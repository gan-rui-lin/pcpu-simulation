==> flow/design.v <==
module sccomp (
    input clk,
    input rstn,
    input [15:0] sw_i,
    output [7:0] disp_an_o,
    output [7:0] disp_seg_o,
    input [4:0] reg_sel,
    output [31:0] reg_data
);
  wire fast_disp = sw_i[15];
  wire pc_pause = sw_i[0];
  wire rf_pause = sw_i[1];
  wire alu_pause = sw_i[2];
  wire dm_pause = sw_i[3];
  wire [3:0] initial_addr_sel = sw_i[5:2];
  wire [4:0] dm_disp_addr = sw_i[8:4];
  wire clk_fast, clk_slow, clk_used, clk_disp;
  clk_divider #(
      .DIV_NUM(25)
  ) div24 (
      .clk(clk),
      .clk_out(clk_fast)
  );
  clk_divider #(
      .DIV_NUM(27)
  ) div27 (
      .clk(clk),
      .clk_out(clk_slow)
  );
  clk_divider #(
      .DIV_NUM(14)
  ) div12 (
      .clk(clk),
      .clk_out(clk_disp)
  );
  wire clk_addr = fast_disp ? clk_fast : clk_slow;
  assign clk_used = clk;
  wire rom_disp = sw_i[14], rf_disp = sw_i[13], alu_disp = sw_i[12], dm_disp = sw_i[11], imm_disp = sw_i[10], pc_disp = sw_i[9];
  wire [$clog2(32)-1:0] rf_addr;
  reg [31:0] rf_disp_data;
  wire [31:0] instr;
  wire [31:0] PC;
  wire MemWrite;
  wire MemRead;
  wire [2:0] DMType;
  wire [31:0] dm_addr, dm_din, dm_dout;
  wire rst = ~rstn;
  SCPU U_SCPU (
      .clk        (clk_used),   
      .reset      (rst),        
      .inst_in    (instr),      
      .Data_in    (dm_dout),    
      .mem_w      (MemWrite),   
      .PC_out     (PC),         
      .Addr_out   (dm_addr),    
      .Data_out   (dm_din),     
      .reg_sel    (rf_addr),    
      .reg_data   (rf_disp_data),   
      .DMType_out (DMType),
      .MemRead_out(MemRead)
  );
  dm U_DM (
      .clk   (clk_used),       
      .DMWr  (MemWrite),       
      .DMRd  (MemRead),
      .DMType(DMType),
      .addr  (dm_addr[8:0]),   
      .din   (dm_din),         
      .dout  (dm_dout)         
  );
  im U_IM (
      .addr(PC[31:2]),   
      .dout(instr)      
  );
  addr_controller #(
      .ADDR_SIZE(32)
  ) u_rf_addr (
      .clk(clk_addr),
      .rstn(rstn),
      .addr_pause(rf_pause),
      .data_out(rf_addr)
  );
  reg [31:0] disp_data;
  always @(*) begin
    case ({
      rom_disp, rf_disp, alu_disp, dm_disp, imm_disp, pc_disp
    })
      6'b100000: begin
        disp_data = instr;
      end
      6'b010000: begin
        disp_data = rf_disp_data;
      end
      default: disp_data = 32'hffffffff;
    endcase
  end
  disp_seg16x u_disp_seg16x (
      .clk(clk_disp),
      .rstn(rstn),
      .disp_data(disp_data),
      .an_o(disp_an_o),
      .seg_o(disp_seg_o)
  );
endmodule
module clk_divider #(
    parameter DIV_NUM = 24
) (
    input  clk,
    output clk_out
);
  reg [DIV_NUM:0] counter;
  always @(posedge clk) begin
    counter <= counter + 1;
  end
  assign clk_out = counter[DIV_NUM];
endmodule
module addr_controller #(
    parameter ADDR_SIZE = 20
) (
    input clk,
    input rstn,
    input addr_pause,
    output reg [$clog2(ADDR_SIZE)-1:0] data_out
);
  always @(posedge clk, negedge rstn) begin
    if (!rstn) begin
      data_out <= 0;
    end else if (addr_pause) begin
      data_out <= data_out;
    end else begin
      if (data_out == ADDR_SIZE - 1) begin
        data_out <= 0;
      end else begin
        data_out <= data_out + 1;
      end
    end
  end
endmodule
### Tool chain data of clk_divider

Tool output for the design above, in the order of the flow.
Lines are those of the file above, counted from 1.
The mark n/a stands for no value.

* top module: clk_divider
* clock input: clk
* library: sky130hd
* library corner: tt_025C_1v80

### Elaborated design

Counts by Yosys on the flattened word-level netlist (proc, flatten, opt, wreduce; memories kept). Register bits leave out memories and registers merged into their read ports (data or address); mux counts leave out enables and synchronous resets folded into registers. Print and check cells are left out. Cells with the same type and inputs are merged into one.

* bits in registers: 25
* bits of input ports: 1
* output and inout bits: 1
* elaborated cells: 2

* $add $sub $neg: 1

Operators with widths (number)
* adder 25 x 1 -> 25 bit with constant B: 1

### Depth

Longest topological path by Yosys (ltp), each cell counted once; first at word level (registers and memories cut), then after technology mapping (sequential cells cut; the memories' decode and read muxes count).

* depth after elaboration: 1
* ABC_AREA: 0
* gate-level depth with buffers: 5
* depth with buffers taken out: 5

### Netlist

Source: synth_stat.txt of the flow (Yosys; design flattened, memories mapped). It holds for the ABC_AREA given above (unset counts as 0); a run with the other value may have another netlist.
The area totals of this step are shown rounded.

Cells by type
* sky130_fd_sc_hd__dfxtp_1: number 25, area in all 500.48 µm²
* sky130_fd_sc_hd__xnor2_1: number 15, area in all 131.376 µm²
* sky130_fd_sc_hd__xor2_1: number 8, area in all 70.067 µm²
* sky130_fd_sc_hd__nand3_1: number 9, area in all 45.043 µm²
* sky130_fd_sc_hd__nand4_4: number 2, area in all 42.541 µm²
* sky130_fd_sc_hd__nor4_4: number 2, area in all 42.541 µm²
* sky130_fd_sc_hd__and3_1: number 5, area in all 31.28 µm²
* sky130_fd_sc_hd__nand4_1: number 4, area in all 25.024 µm²
* sky130_fd_sc_hd__and4_1: number 2, area in all 17.517 µm²
* sky130_fd_sc_hd__nand3_4: number 1, area in all 17.517 µm²
* sky130_fd_sc_hd__nand2_1: number 4, area in all 15.014 µm²
* sky130_fd_sc_hd__nor2_1: number 4, area in all 15.014 µm²
* sky130_fd_sc_hd__ha_1: number 1, area in all 12.512 µm²
* sky130_fd_sc_hd__and3_2: number 1, area in all 7.507 µm²
* sky130_fd_sc_hd__inv_1: number 2, area in all 7.507 µm²

* cell count: 85
* mapped area: 980.9 µm²
* sequential area: 500.5 µm²
* flip-flop cells: 25
* buffer cells: 0

### Worst setup path after synthesis

OpenSTA on the mapped netlist: ideal clock, no wires. The path of least setup slack (recovery checks aside). Input and output delay are each 20% of the period. Register names are those of the netlist, which keeps one name where synthesis merged equal registers.

* path type: reg2reg
* start point: register counter[0]
* end point: register counter[24]
* clock period: 1310 ps
* setup time: 120 ps
* launch time at the first pin: 0 ps
* arrival time: 1267 ps
* data required time: 1190 ps
* slack: -77 ps
* delay of the path: 1387 ps
* stages: 6
* path buffers: 0
* synthesis period reached: 1387 ps

"delay of the path" = arrival - input delay + setup time.
"stages" counts driving pins, that of a launching flip-flop among them; a cell with two outputs on the path counts twice.
"synthesis period reached" is the clock period less the worst setup slack; recovery checks do not enter. This is arithmetic on one report: input and output delays are still those of the set period (20% each).
Between the ends stands the longest chain of elaborated cells between them, by number of cells; it is not shown to be the way that was timed. Of several equally long chains one is given.
A line is the first line of the expression or statement that the cell stems from. Yosys adds cells for indexed reads and writes and turns some case tables into memories.

* cells stage by stage: sky130_fd_sc_hd__dfxtp_1 -> sky130_fd_sc_hd__ha_1 -> sky130_fd_sc_hd__nand3_1 -> sky130_fd_sc_hd__nor4_4 -> sky130_fd_sc_hd__nand4_1 -> sky130_fd_sc_hd__xnor2_1
* length of the longest elaborated chain: 1
* elaborated cells on any way between the ends: 1
* RTL lines with such cells: 1
* classes of those cells: add/sub: 1

Ends and longest elaborated chain, after synthesis
* start, declared: line 111 `reg [DIV_NUM:0] counter;`
* start, assigned: line 113 `counter <= counter + 1;`
* adder 25 x 1 -> 25 bit: line 113
* end, assigned: line 113
* end, declared: line 111

### Worst path after layout

Path of least setup slack in the final report of flow run A (OpenROAD, finished layout, wires in). Where an end is a register, its clock arrival counts in the times.
The report prints the path's times to 10 ps; the period is as set.

* path type: reg2out
* start point: register counter[24]
* end point: output port clk_out
* clock period: 1930 ps
* external output delay: 390 ps
* launch time at the first pin: 270 ps
* arrival time: 1160 ps
* data required time: 1540 ps
* slack: 380 ps
* stages: 2
* path buffers: 1

* cells stage by stage: sky130_fd_sc_hd__dfxtp_1 -> sky130_fd_sc_hd__clkdlybuf4s50_1
* length of the longest elaborated chain: 0
* elaborated cells on any way between the ends: 0
* RTL lines with such cells: 0

Ends and longest elaborated chain, post-layout
* start, declared: line 111 `reg [DIV_NUM:0] counter;`
* start, assigned: line 113 `counter <= counter + 1;`
* end, declared: line 109 `output clk_out`

Below are 2 stored runs of the flow (Yosys, OpenROAD; platform sky130hd) on clk_divider, each with its settings and what was measured, unordered. Constraints: input delay and output delay 20% of the set period each, output load 0.01 pF.
"reached clock period": clock period set for the run, less the worst setup slack. It is reckoned from that one timing run; input and output delays stay at 20% of the period that was set.
By "time on the worst setup path" is meant the share of the clock period that the worst setup path is allowed (20% is reserved at inputs, 20% at outputs), minus its slack. Clock arrival times at its registers enter into it.
"power": no workload was simulated; the value follows from the tool's default switching activity.
"time on the worst setup path" is known to 10 ps.
The measured numbers are rounded.

### Flow run A

==> flow/run.sh <==
#!/bin/bash
# the make line also repeats the synthesis and layout settings of config.mk as NAME=value (left out here)
make -C /OpenROAD-flow-scripts/flow DESIGN_CONFIG=/design/flow/config.mk WORK_HOME=/design/flow/orfs CLKGATE_MAP_FILE= finish
==> flow/config.mk <==
export PLATFORM = sky130hd
export DESIGN_NAME = clk_divider
export DESIGN_NICKNAME = clk_divider
export VERILOG_FILES = /design/flow/design.v
export SDC_FILE = /design/flow/constraint.sdc
export NUM_CORES = 4
export LEC_CHECK = 0
export ABC_AREA = 0
export CAP_MARGIN = 5
export CELL_PAD_IN_SITES_DETAIL_PLACEMENT = 0
export CORE_ASPECT_RATIO = 0.92
export CORE_MARGIN = 2
export CORE_UTILIZATION = 25
export MAX_ROUTING_LAYER = met4
export SETUP_SLACK_MARGIN = -0.13
export SLEW_MARGIN = 30
export TNS_END_PERCENT = 95
==> flow/constraint.sdc <==
create_clock -name core_clock -period 1.93 [get_ports {clk}]
set_input_delay 0.3860 -clock core_clock [delete_from_list [all_inputs] [get_ports {clk}]]
set_output_delay 0.3860 -clock core_clock [all_outputs]
set_load 0.01 [all_outputs]

Results of flow run A:
- Total negative slack on setup checks: 0 ps
- Post-route worst hold slack: 421 ps
- Time on the worst setup path: 1160 ps
- Worst setup path kind: reg2out
- Power: 826.9 µW
- Utilization of the finished layout: 29.6%
- Standard-cell area after routing: 1097 µm²
- Reached clock period: 1550 ps
- Full die area: 4441 µm²
- Worst slack on setup checks: 380 ps
- Chip area after synthesis (Yosys): 980.9 µm²

### Flow run B

==> flow/run.sh <==
#!/bin/bash
# the make line also repeats the synthesis and layout settings of config.mk as NAME=value (left out here)
make -C /OpenROAD-flow-scripts/flow DESIGN_CONFIG=/design/flow/config.mk WORK_HOME=/design/flow/orfs CLKGATE_MAP_FILE= finish
==> flow/config.mk <==
export PLATFORM = sky130hd
export DESIGN_NAME = clk_divider
export DESIGN_NICKNAME = clk_divider
export VERILOG_FILES = /design/flow/design.v
export SDC_FILE = /design/flow/constraint.sdc
export NUM_CORES = 4
export LEC_CHECK = 0
export CAP_MARGIN = 20
export CELL_PAD_IN_SITES_GLOBAL_PLACEMENT = 3
export CORE_ASPECT_RATIO = 0.6
export CORE_MARGIN = 9
export CORE_UTILIZATION = 46
export CTS_CLUSTER_SIZE = 95
export MIN_ROUTING_LAYER = met1
export PLACE_DENSITY_LB_ADDON = 0.22
export SLEW_MARGIN = 20
==> flow/constraint.sdc <==
create_clock -name core_clock -period 1.7 [get_ports {clk}]
set_input_delay 0.3400 -clock core_clock [delete_from_list [all_inputs] [get_ports {clk}]]
set_output_delay 0.3400 -clock core_clock [all_outputs]
set_load 0.01 [all_outputs]

Results of flow run B:
- Total negative slack on setup checks: 0 ps
- Post-route worst hold slack: 433 ps
- Time on the worst setup path: 1250 ps
- Worst setup path kind: reg2out
- Power: 860.8 µW
- Utilization of the finished layout: 54.9%
- Standard-cell area after routing: 1064 µm²
- Reached clock period: 1589 ps
- Full die area: 4173 µm²
- Worst slack on setup checks: 111 ps
- Chip area after synthesis (Yosys): 980.9 µm²
